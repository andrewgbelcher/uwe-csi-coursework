==> flow/design.v <==
module alu(
	input [7:0]A,
	input [7:0]B,
	input [2:0]alu_in,
	output logic [7:0]dout
);
always@(alu_in, A,B)		   
	begin
		case(alu_in)
		   3'b000 : 
			begin
			dout = A;
			end
		   3'b001 : 
			begin 
			dout = A & B; 
			end
		   3'b010 : 
			begin 
			dout = A | B; 
			end
		   3'b011 : 
			begin 
			dout = ~A;
			end
		   3'b100 : 
			begin 
			dout = A + B;
			end
		   3'b101 : 
			begin 
			dout = A - B;
			end
		   3'b110 : 
			begin 
			dout = A + 1;
			end
		   3'b111 : 
			begin 
			dout = A - 1;
			end
		endcase
	end	   
endmodule
module d_mux_4_2bit(
	input a,
	input [1:0]sel,
	output logic w,
	output logic x,
	output logic y,
	output logic z
);
always@(a,sel)
	begin
		case(sel)
			2'b00 : begin
						w <= a;
						x <= 0;
						y <= 0;
						z <= 0;
					 end
			2'b01 : begin
						w <= 0;
						x <= a;
						y <= 0;
						z <= 0;
						end
			2'b10 : begin
						w <= 0;
						x <= 0;
						y <= a;
						z <= 0;
						end
			default : begin
						w <= 0;
						x <= 0;
						y <= 0;
						z <= a;
						end
		endcase
	end	
endmodule
module d_mux_4in_2sel_1out( 
	input [7:0]a,	
	input [7:0]b,
	input [7:0]c,
	input [7:0]d,
	input [1:0]sel,
	output logic [7:0]q
);
always@(a,b,c,d,sel)
	begin
		case(sel)
			2'b00 :  
				begin
					q <= a;
			   end
			2'b01 :  
				begin
					q <= b;
			   end
			2'b10 :  
				begin
					q <= c;
			   end
			default :  
				begin
					q <= d;
				end
		endcase				
	end							 
endmodule
module d_mux_4_8bit(
	input [7:0]a,
	input [1:0]sel,
	output logic [7:0]w,
	output logic [7:0]x,
	output logic [7:0]y,
	output logic [7:0]z
);
always@(a,sel)
	begin		
		case(sel)
			2'b00 : w <= a;				
			2'b01 : x <= a;
			2'b10 : y <= a;
			default : z <= a;
		endcase
	end		
endmodule
module datapath(
	input [7:0]din,
	input clk,
	input reset,
	input [15:0]cw,
	output logic [7:0]dout_check,
	output logic [7:0]dout
);
logic [7:0]alu_out;
logic [7:0]shift_out;
logic [7:0]rf_out_a;
logic [7:0]rf_out_b;
logic [7:0]in_mux_out;	
logic input_en;
logic [1:0]sh;
logic [2:0]alu_sel;
logic WE;
logic [2:0]WA;
logic RAE;
logic [1:0]RAA;
logic RBE;
logic [1:0]RBA;
logic output_en;
mux_8 mux_in(.a(din),.b(shift_out),.sel(input_en),.q(in_mux_out));	
rf register_file(.data_in(in_mux_out),
					.reset(reset), 
					.clk(clk), 
					.WE(WE),
					.WA(WA),
					.RAE(RAE),
					.RAA(RAA),
					.RBE(RBE),
					.RBA(RBA),
					.A(rf_out_a),
					.B(rf_out_b));
alu alu_ab(.A(rf_out_a), .B(rf_out_b), .alu_in(alu_sel), .dout(alu_out));
shifter shift(.din(alu_out), .sh_sel(sh), .dout(shift_out));
output_enabler output_enabler(.din(shift_out), .output_en(output_en), .dout(dout));
always@(shift_out)
begin
	dout_check = shift_out;
end
always@(cw)
begin
	input_en   <= cw[15];
	WE   <= cw[14];
	WA   <= cw[13:12];
	RAE  <= cw[11];
	RAA  <= cw[10:9];
	RBE  <= cw[8];
	RBA  <= cw[7:6];
	alu_sel = cw[5:3];
	sh  <= cw[2:1];
	output_en   <= cw[0];
end
endmodule
module gcd_datapath(input [7:0]data_in,
						  input clk,
						  input reset,
						  input [15:0]CW,
						  output zero_flag,
						  output [7:0]data_out
						  );
logic [7:0]dout_eval;
datapath core_datapath(.din(data_in), .clk(clk), .reset(reset), .cw(CW), .dout_check(dout_eval), .dout(data_out));
status_register status_reg(.din(dout_eval), .zero_flag(zero_flag));
endmodule
module mux_8(
	input [7:0]a,
	input [7:0]b, 
	input sel, 
	output [7:0]q
);
assign q[0] = (a[0] & (sel)) | (b[0] & ~sel);
assign q[1] = (a[1] & (sel)) | (b[1] & ~sel);
assign q[2] = (a[2] & (sel)) | (b[2] & ~sel);
assign q[3] = (a[3] & (sel)) | (b[3] & ~sel);
assign q[4] = (a[4] & (sel)) | (b[4] & ~sel);
assign q[5] = (a[5] & (sel)) | (b[5] & ~sel);
assign q[6] = (a[6] & (sel)) | (b[6] & ~sel);
assign q[7] = (a[7] & (sel)) | (b[7] & ~sel);
endmodule
module output_enabler(
	input [7:0]din,
	input output_en,
	output logic [7:0]dout
);
always@(output_en,din)
	begin
		if(output_en)
			begin
				dout <= din;
			end
		else
			begin
				dout <= 0;
			end
	end	
endmodule
module reg_8 (
		input clk,
		input reset,
		input load,
		input logic [7:0]d,
		output logic [7:0]q
	);
	always@(posedge clk or posedge reset)
	begin
	if(reset)begin
		q <= 0;
	end
	else if (load)begin
		q <= d;
	end	
	else
		begin	
		q <= q;
	end
	end
endmodule
module rf (
	input [7:0]data_in,
	input reset,
	input clk,	
	input WE,
	input [2:0]WA,
	input RAE,
	input [1:0]RAA,
	input RBE,
	input [1:0]RBA,
	output logic [7:0]A,
	output logic [7:0]B
);
logic [7:0]reg0_out;
logic [7:0]reg1_out;
logic [7:0]reg2_out;
logic [7:0]reg3_out;
logic reg0_we;
logic reg1_we;
logic reg2_we;
logic reg3_we;
d_mux_4_8bit dmux_data(.a(data_in), .sel(WA), .w(reg_0), .x(reg_1), .y(reg_2), .z(reg_3));
d_mux_4_2bit dmux_sel(.a(WE), .sel(WA), .w(reg0_we), .x(reg1_we), .y(reg2_we), .z(reg3_we));
reg_8 register_0(.clk(clk), .reset(reset), .load(reg0_we), .d(data_in), .q(reg0_out));
reg_8 register_1(.clk(clk), .reset(reset), .load(reg1_we), .d(data_in),.q(reg1_out));
reg_8 register_2(.clk(clk), .reset(reset), .load(reg2_we), .d(data_in),.q(reg2_out));
reg_8 register_3(.clk(clk), .reset(reset), .load(reg3_we), .d(data_in),.q(reg3_out));
d_mux_4in_2sel_1out dmux_a_out(.a(reg0_out),.b(reg1_out),.c(reg2_out),.d(reg3_out),.sel(RAA), .q(A));
d_mux_4in_2sel_1out dmux_b_out(.a(reg0_out),.b(reg1_out),.c(reg2_out),.d(reg3_out),.sel(RBA), .q(B));
endmodule
module shifter(
	input [7:0]din,
	input [1:0]sh_sel,
	output logic [7:0]dout
);
always@(sh_sel,din)
	begin
		case(sh_sel)
			2'b00 : dout <= din;
			2'b01 : dout <= din << 1;
			2'b10 : dout <= din >> 1;
			2'b11 :	dout <= {din[0], din[7:1]};
		endcase
	end	
endmodule
module status_register(
	input [7:0]din,
	output logic zero_flag,
	output logic neg_flag
);
always@(din)
begin
	if(din == 8'b00000000)
	begin
		zero_flag = 1;
		neg_flag = 0;
	end
	else if(din[7] == 1)
	begin
		neg_flag = 1;
		zero_flag = 0;
	end
	else
	begin
		neg_flag = 0;
		zero_flag = 0;
	end
end
endmodule
Step by step through the tools: gcd_datapath
What the tools print for gcd_datapath, step after step.
Lines are those of the file above, counted from 1.
Cell names lack the library's common part.
A cell with -- has no value.

inputs
  top = gcd_datapath
  clock = clk
  library = sky130hd
  corner = tt_025C_1v80

Word-level counts
Counts by Yosys on the flattened word-level netlist (proc, flatten, opt, wreduce; memories kept). Register bits leave out memories and registers merged into their read ports (data or address); mux counts leave out enables and synchronous resets folded into registers. Print and check cells are left out. Cells with the same type and inputs are merged into one.

storage and ports
  register bits = 32
  output and inout bits = 9
  elaborated cells = 69

cells by class
  add/sub/neg operators = 4
  equal/unequal tests = 16
  mux-type cells = 10
  bitwise logic cells = 28
  reductions and logical operators = 7

operators with widths
  kind                                                  number
  case mux 8 bit (select 8 bit)                         1
  case mux 8 bit (select 3 bit)                         2
  case mux 8 bit (select 4 bit)                         1
  bitwise AND 1 bit                                     16
  equality test 3 bit (second input constant)           4
  equality test 2 bit (second input constant)           5
  bitwise OR 1 bit                                      8
  equality test 2 x 1 -> 1 bit (second input constant)  4
  logical NOT 2 bit                                     4
  adder 8 x 1 -> 8 bit (second input constant)          1
  subtractor 8 x 1 -> 8 bit (second input constant)     1
  adder 8 bit                                           1
  subtractor 8 bit                                      1
  bitwise AND 8 bit                                     1
  bitwise OR 8 bit                                      1
  NOT 8 bit                                             1
  logical NOT 8 bit                                     1
  2-to-1 mux 8 bit                                      1
  equality test 3 x 2 -> 1 bit (second input constant)  2
  2-to-1 mux 1 bit                                      5
  equality test 3 x 1 -> 1 bit (second input constant)  1
  logical NOT 3 bit                                     1
  OR reduction 3 bit                                    1
  NOT 1 bit                                             1

Longest topological paths
Longest topological path by Yosys (ltp), each cell counted once; first at word level (registers and memories cut), then after technology mapping (sequential cells cut; the memories' decode and read muxes count).

depth
  depth after elaboration = 7
  ABC_AREA = 0
  gate-level depth with buffers = 16

After synthesis
Source: synth_stat.txt of the flow (Yosys; design flattened, memories mapped). It holds for the ABC_AREA given above (unset counts as 0); a run with the other value may have another netlist.
Totals and module areas in this step are rounded.

cell types
  cell type  number  total area (sq um)
  dfrtp_1    32      800.768
  mux4_2     16      360.346
  nand2_1    52      195.187
  mux2i_1    15      150.144
  o21ai_0    27      135.13
  o31ai_1    16      120.115
  ha_1       9       112.608
  a21oi_1    16      80.077
  xnor2_1    8       70.067
  inv_1      17      63.811
  nor2_1     14      52.55
  and2_1     8       50.048
  nor2b_1    8       50.048
  clkbuf_1   13      48.797
  a22oi_1    6       45.043
  a22o_1     4       35.034
  nor3_1     7       35.034
  a211oi_1   4       30.029

Not listed: further types 37, cells in them 65.

synthesis totals
  standard cells after synthesis = 337
  chip area (Yosys) = 2937 sq um
  sequential part of the area = 800.8 sq um
  flip-flop cells = 32
  buffers = 18

By module: a second synthesis without flattening, with its own total; a netlist apart from the flattened one above.

unflattened totals
  cell total of the unflattened synthesis = 281
  area total of the unflattened synthesis = 3100 sq um

Each row is one instance without its submodules.

modules
  module               instances  cells  area (sq um)  sequential area (sq um)
  reg_8                4          18     335.3         200.2
  alu                  1          139    955.9         0.0
  d_mux_4in_2sel_1out  2          10     196.4         0.0
  shifter              1          24     158.9         0.0
  mux_8                1          9      131.4         0.0
  output_enabler       1          8      50.0          0.0
  d_mux_4_2bit         1          4      37.5          0.0
  status_register      1          4      28.8          0.0
  datapath             1          1      3.8           0.0
  gcd_datapath         1          0      0.0           0.0
  rf                   1          0      0.0           0.0

Timing after synthesis
Path of least setup slack by OpenSTA after synthesis, without wires, with an ideal clock, recovery checks aside; 20% of the period is set as input and as output delay. Where synthesis merged equal registers, the netlist keeps one of their names.

path after synthesis
  kind = input-to-output
  start = input CW[6]
  end = output data_out[7]
  period = 7.18 ns
  external input delay = 1.436 ns
  time at the first pin = 1.436 ns
  arrival = 4.779 ns
  setup slack = 0.965 ns
  delay of the path = 3.343 ns
  driving pins on the path = 15
  path buffers = 1
  synthesis period reached = 6.215 ns

"delay of the path" = arrival - input delay + setup time.
A path that ends at an output port has no setup time.
"driving pins on the path": output pins that drive a net of the path, with the launching flip-flop's if there is one; two outputs of one cell count as two.
"synthesis period reached" is the clock period less the worst setup slack; recovery checks do not enter. This is arithmetic on one report: input and output delays are still those of the set period (20% each).
The rows between start and end are the longest chain of elaborated cells between them; the timing report does not say that the signal goes this way. Where chains are equally long, one stands for them.
A line is the first line of the expression or statement that the cell stems from. Yosys adds cells for indexed reads and writes and turns some case tables into memories.

on the way, after synthesis
  cell sequence = buf_2 -> mux4_2 -> inv_1 -> ha_1 -> nand2_1 -> xnor2_1 -> a31o_2 -> ha_1 -> a21oi_1 -> and2_1 -> a21oi_1 -> or3_1 -> a22o_1 -> a311oi_2 -> o21a_1
  cells in the longest elaborated chain = 6

ends and longest elaborated chain, after synthesis
  element                        line  RTL
  start: declaration             190   input [15:0]CW,
  equality test 2 bit            93    case(sel)
  case mux 8 bit (select 3 bit)  93
  subtractor 8 bit               32    dout = A - B;
  case mux 8 bit (select 8 bit)  9     case(alu_in)
  case mux 8 bit (select 4 bit)  288   case(sh_sel)
  2-to-1 mux 8 bit               220   if(output_en)
  end: declaration               192   output [7:0]data_out

Worst path after layout
Path of least setup slack in the final report of flow run 2 (OpenROAD, finished layout, wires in). Where an end is a register, its clock arrival counts in the times.

path post-layout
  kind = input-to-output
  start = input CW[6]
  end = output data_out[7]
  period = 9.57 ns
  external input delay = 1.91 ns
  time at the first pin = 1.91 ns
  arrival = 6.80 ns
  setup slack = 0.86 ns
  driving pins on the path = 17
  path buffers = 3

The rows between start and end are the longest chain of elaborated cells between them; the timing report does not say that the signal goes this way. Where chains are equally long, one stands for them.

on the way, post-layout
  cell sequence = clkdlybuf4s50_1 -> buf_4 -> mux4_2 -> inv_1 -> ha_1 -> nand2_1 -> xnor2_1 -> a31o_2 -> ha_1 -> a21oi_1 -> and2_1 -> a21oi_1 -> or3_1 -> a22o_1 -> a311oi_2 -> o21a_1 -> clkdlybuf4s50_1
  cells in the longest elaborated chain = 6

ends and longest elaborated chain, post-layout
  element                        line  RTL
  start: declaration             190   input [15:0]CW,
  equality test 2 bit            93    case(sel)
  case mux 8 bit (select 3 bit)  93
  subtractor 8 bit               32    dout = A - B;
  case mux 8 bit (select 8 bit)  9     case(alu_in)
  case mux 8 bit (select 4 bit)  288   case(sh_sel)
  2-to-1 mux 8 bit               220   if(output_en)
  end: declaration               192   output [7:0]data_out

Subject: flow runs of gcd_datapath

Hi,

Measured results for gcd_datapath: 2 stored runs of the Yosys and OpenROAD flow on sky130hd. The settings differ; the order carries no meaning. The constraints put input and output delay at 20% of the set period each and load the outputs with 0.01 pF.
"period achieved" = clock period - worst setup slack. The figure is calculated, with input and output delays left at 20% of the set period.
"critical setup path time" = time allowed to the worst setup path (clock period - input delay - output delay, where it has them) - its slack; a late launch clock adds to it, a late capture clock takes from it.
"power consumption" is the tool's figure for a default switching activity; nothing was simulated.
Measured values are rounded.
A setting shown as - is not set for that run.
A result given as - is not shown for that run.

item                                flow run 1  flow run 2
period_ns                           4.96        9.57
CORE_UTILIZATION                    57          44
SETUP_SLACK_MARGIN                  1.05        -
PLACE_DENSITY_LB_ADDON              0.27        0.19
CELL_PAD_IN_SITES_GLOBAL_PLACEMENT  1           -
CELL_PAD_IN_SITES_DETAIL_PLACEMENT  2           -
TNS_END_PERCENT                     90          5
CTS_CLUSTER_SIZE                    28          -
MIN_ROUTING_LAYER                   met2        -
MAX_ROUTING_LAYER                   met4        -
CAP_MARGIN                          20          30
CORE_MARGIN                         2           2
SLEW_MARGIN                         20          20
HOLD_SLACK_MARGIN                   -           -0.06
area of the die (sq um)             -           7344
worst hold slack (ns)               -           0.500
utilization (%)                     -           53.0
critical setup path time (ns)       -           4.89
critical path type                  -           input-to-output
summed negative setup slack (ns)    -           0.000
synthesized cell area (sq um)       -           2937
period achieved (ns)                -           8.715
lowest setup slack (ns)             -           0.855
power consumption (mW)              -           0.7788

Flow run 1: no final report: placement broke off with DPL-0033

Regards
