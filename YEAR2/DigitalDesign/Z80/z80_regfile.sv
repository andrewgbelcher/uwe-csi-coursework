==> flow/design.v <==
module reg16(
	input clk,
	input reset,
	input WE,
	input logic [15:0]data_in,
	output[15:0]data_out
);
reg [15:0]data;
always@(negedge clk or posedge reset)
begin
	if(reset)
	begin
		data <= 0;
	end
	else if (WE)
	begin
		data <= data_in;
	end	
end
assign data_out = data;
endmodule
module reg8(
	input clk,
	input reset,
	input WE,
	input logic [7:0]data_in,
	output [7:0]data_out
);
reg [7:0]data;
always@(negedge clk or posedge reset)
begin
	if(reset)
	begin
		data <= 0;
	end
	else if (WE)
	begin
		data <= data_in;
	end	
end
assign data_out = data;
endmodule
module z80_regfile(
	input clk,
	input reset,
	input read,
	input [7:0]data_bus,
	output logic[15:0]addr_bus,
	input [15:0]WE,
	input [3:0]RE,
	output [7:0]regfile_data_out,
	input [7:0]alu_ld_r,
	input [3:0]alu_re_r,
	inout logic[7:0]alu_R,
	inout logic [7:0]alu_F
	);
reg [7:0]regfile_out = 0;
reg [7:0]alu_RE_reg = 0;
wire[7:0]reg_W_out;
wire[7:0]reg_Z_out;
wire[7:0]reg_A_out;
wire[7:0]reg_F_out;
wire[7:0]reg_B_out;
wire[7:0]reg_C_out;
wire[7:0]reg_D_out;
wire[7:0]reg_E_out;
wire[7:0]reg_L_out;
wire[15:0]reg_IX_out;
wire[15:0]reg_IY_out;
wire[15:0]reg_SP_out;
logic[15:0]reg_PC_out;
logic [7:0]A_in;
logic [7:0]F_in;
logic [7:0]B_in;
logic [7:0]C_in;
logic [7:0]D_in;
logic [7:0]E_in;
logic [7:0]H_in;
logic [7:0]L_in;
logic [15:0]PC_in=0;
wire A_WE;
wire F_WE;
wire B_WE;
wire C_WE;
wire D_WE;
wire E_WE;
wire H_WE;
wire L_WE;
reg8 reg_A(.clk(clk), .reset(reset), .WE(A_WE), .data_in(A_in), .data_out(reg_A_out));
reg8 reg_F(.clk(clk), .reset(reset), .WE(F_WE), .data_in(F_in), .data_out(reg_F_out));
reg8 reg_B(.clk(clk), .reset(reset), .WE(B_WE), .data_in(B_in), .data_out(reg_B_out));
reg8 reg_C(.clk(clk), .reset(reset), .WE(C_WE), .data_in(C_in), .data_out(reg_C_out));
reg8 reg_D(.clk(clk), .reset(reset), .WE(D_WE), .data_in(D_in), .data_out(reg_D_out));
reg8 reg_E(.clk(clk), .reset(reset), .WE(E_WE), .data_in(E_in), .data_out(reg_E_out));
reg8 reg_H(.clk(clk), .reset(reset), .WE(H_WE), .data_in(H_in), .data_out(reg_H_out));
reg8 reg_L(.clk(clk), .reset(reset), .WE(L_WE), .data_in(L_in), .data_out(reg_L_out));
reg16 reg_IX(.clk(clk), .reset(reset), .WE(WE[10]), .data_in(data_bus), .data_out(reg_IX_out));
reg16 reg_IY(.clk(clk), .reset(reset), .WE(WE[11]), .data_in(data_bus), .data_out(reg_IY_out));
reg16 reg_SP(.clk(clk), .reset(reset), .WE(WE[12]), .data_in(data_bus), .data_out(reg_SP_out));
reg16 reg_PC(.clk(clk), .reset(reset), .WE(1), .data_in(PC_in), .data_out(reg_PC_out));
always@(read,RE, clk)
begin
	if(read==1)
	begin
		case(RE)
			0: regfile_out <= reg_A_out;
			1: regfile_out <= reg_F_out;
			2: regfile_out <= reg_B_out;
			3: regfile_out <= reg_C_out;
			4: regfile_out <= reg_D_out;
			5: regfile_out <= reg_E_out;
			6: regfile_out <= reg_H_out;
			7: regfile_out <= reg_L_out;
			default: regfile_out <= 0;
		endcase
	end
	else
	begin
		regfile_out <= 0;
	end
end
always@(alu_re_r, clk)
begin
		case(alu_re_r)
			1: alu_RE_reg <= reg_F_out;
			2: alu_RE_reg <= reg_B_out;
			3: alu_RE_reg <= reg_C_out;
			4: alu_RE_reg <= reg_D_out;
			5: alu_RE_reg <= reg_E_out;
			6: alu_RE_reg <= reg_H_out;
			7: alu_RE_reg <= reg_L_out;
			default: alu_RE_reg <= reg_A_out;
		endcase
end
always@(posedge clk)
begin
	PC_in <= reg_PC_out + 1;
end
assign addr_bus = reg_PC_out;
assign A_in = alu_ld_r[0] ? alu_R : data_bus;
assign F_in = alu_ld_r[7] ? alu_F : data_bus;
assign B_in = alu_ld_r[1] ? alu_R : data_bus;
assign C_in = alu_ld_r[2] ? alu_R : data_bus;
assign D_in = alu_ld_r[3] ? alu_R : data_bus;
assign E_in = alu_ld_r[4] ? alu_R : data_bus;
assign H_in = alu_ld_r[5] ? alu_R : data_bus;
assign L_in = alu_ld_r[6] ? alu_R : data_bus;
assign alu_R = alu_ld_r ? 'z : alu_RE_reg;
assign alu_F = alu_ld_r ? 'z : reg_F_out; 
assign regfile_data_out = regfile_out;
assign A_WE = alu_ld_r[0] ? 1 : WE[2];
assign F_WE = alu_ld_r[7] ? 1 : WE[3];
assign B_WE = alu_ld_r[1] ? 1 : WE[4];
assign C_WE = alu_ld_r[2] ? 1 : WE[5];
assign D_WE = alu_ld_r[3] ? 1 : WE[6];
assign E_WE = alu_ld_r[4] ? 1 : WE[7];
assign H_WE = alu_ld_r[5] ? 1 : WE[8];
assign L_WE = alu_ld_r[6] ? 1 : WE[9];
endmodule
### Reports on z80_regfile

What the tools print for z80_regfile, step after step.
Line numbers count from 1 in the design file above.
Operators carry their Yosys type and port widths (W data, S select, Z words).
Library cell names are shortened.
The mark -- stands for no value.

* top: z80_regfile
* clock port: clk
* standard-cell library: sky130hd
* library corner: tt_025C_1v80

### Word level

Yosys after proc, flatten, opt, wreduce and memory -nomap, before mapping. Enables and synchronous resets that opt folds into registers are not counted as muxes. Memory bits, and registers merged into a memory's read port (data or address), are not among the register bits. Print and check cells are not counted. Equal cells are merged and count once.

* flip-flop bits (word level): 89
* input bits: 43
* output and inout bits: 40
* word-level cells: 48

* add/subtract/negate cells: 1
* equality and inequality tests: 14
* muxes and demuxes: 21
* reduce/logical cells: 2

Operators with widths (number)
* $mux W8: 10
* $pmux W8 S8: 1
* $pmux W8 S7: 1
* $eq A4 B3 Y1 const B: 8
* $add A16 B1 Y16 const B: 1
* $eq A4 B2 Y1 const B: 4
* $mux W1: 9
* $eq A4 B1 Y1 const B: 2
* $reduce_bool A8 Y1: 1
* $logic_not A4 Y1: 1

### Depth

Longest topological path by Yosys (ltp), each cell counted once; first at word level (registers and memories cut), then after technology mapping (sequential cells cut; the memories' decode and read muxes count).

* word-level depth: 4
* ABC_AREA: 0
* mapped depth: 6

### Mapped cells and area

The flow's flattened synthesis, as Yosys stat reports it; memories are mapped. The netlist is that of the ABC_AREA named above (0 if unset); the other value can give another one.

* cells in the netlist: 490
* chip area (Yosys): 4922.2 µm²
* flip-flop cells: 89

Cells by type
* dfrtn_1: number 73, total area 1.83E+03 µm²
* a211oi_1: number 44, total area 330.317 µm²
* dfxtp_1: number 16, total area 320.307 µm²
* a21oi_1: number 62, total area 310.298 µm²
* nor2b_1: number 46, total area 287.776 µm²
* mux2_2: number 17, total area 191.434 µm²
* nand3b_1: number 19, total area 142.637 µm²
* xnor2_1: number 11, total area 96.342 µm²
* mux2i_1: number 8, total area 80.077 µm²
* nand2_1: number 20, total area 75.072 µm²
* clkbuf_1: number 19, total area 71.318 µm²
* inv_1: number 19, total area 71.318 µm²
* o31ai_4: number 3, total area 63.811 µm²
* o32ai_4: number 2, total area 55.053 µm²
* a22oi_1: number 7, total area 52.55 µm²
* a2bb2oi_1: number 6, total area 52.55 µm²
* o32ai_2: number 3, total area 48.797 µm²
* o31ai_1: number 6, total area 45.043 µm²

Not listed: further types 42, cells in them 109.
By module: a second synthesis without flattening, with its own total; a netlist apart from the flattened one above.

* cell total of the unflattened synthesis: 486
* area (unflattened synthesis): 5894.4 µm²

Each row is one instance without its submodules.

Modules
* reg8: instances 8, cells 18, area 335.3 µm², sequential area 200.2 µm²
* z80_regfile: instances 1, cells 307, area 2558.7 µm², sequential area 320.3 µm²
* reg16: instances 1, cells 35, area 653.1 µm², sequential area 400.4 µm²

Wiki page: z80_regfile / flow data

z80_regfile through Yosys and OpenROAD on sky130hd: 2 stored runs, unordered, with their settings and measured results. The constraints put input and output delay at 20% of the set period each and load the outputs with 0.01 pF.
"total power of the final layout" is the tool's figure for a default switching activity; nothing was simulated.

### Entry A

Settings: `period_ns=5.24`, `CAP_MARGIN=20`, `CORE_MARGIN=2`, `CORE_UTILIZATION=40`, `SLEW_MARGIN=20`

- Total negative slack: -0.426 ns
- Setup slack of the worst path: -0.115 ns
- Full die area: 13208.9 µm²
- Total power of the final layout: 1.954 mW
- Worst hold slack after layout: 0.572 ns
- Utilization of the finished layout: 0.567
- Standard-cell area of the final layout: 6811.5 µm²
- Yosys chip area after synthesis: 4922.2 µm²

### Entry B

Settings: `period_ns=2.6`, `CORE_UTILIZATION=48`, `SETUP_SLACK_MARGIN=0.01`, `CORE_ASPECT_RATIO=1.85`, `CELL_PAD_IN_SITES_GLOBAL_PLACEMENT=2`, `CELL_PAD_IN_SITES_DETAIL_PLACEMENT=0`, `TNS_END_PERCENT=60`, `ABC_AREA=1`, `GPL_TIMING_DRIVEN=1`, `CTS_CLUSTER_SIZE=98`, `CAP_MARGIN=20`, `CORE_MARGIN=2`, `SLEW_MARGIN=20`

Stopped before the end: placement reported GPL-0301.
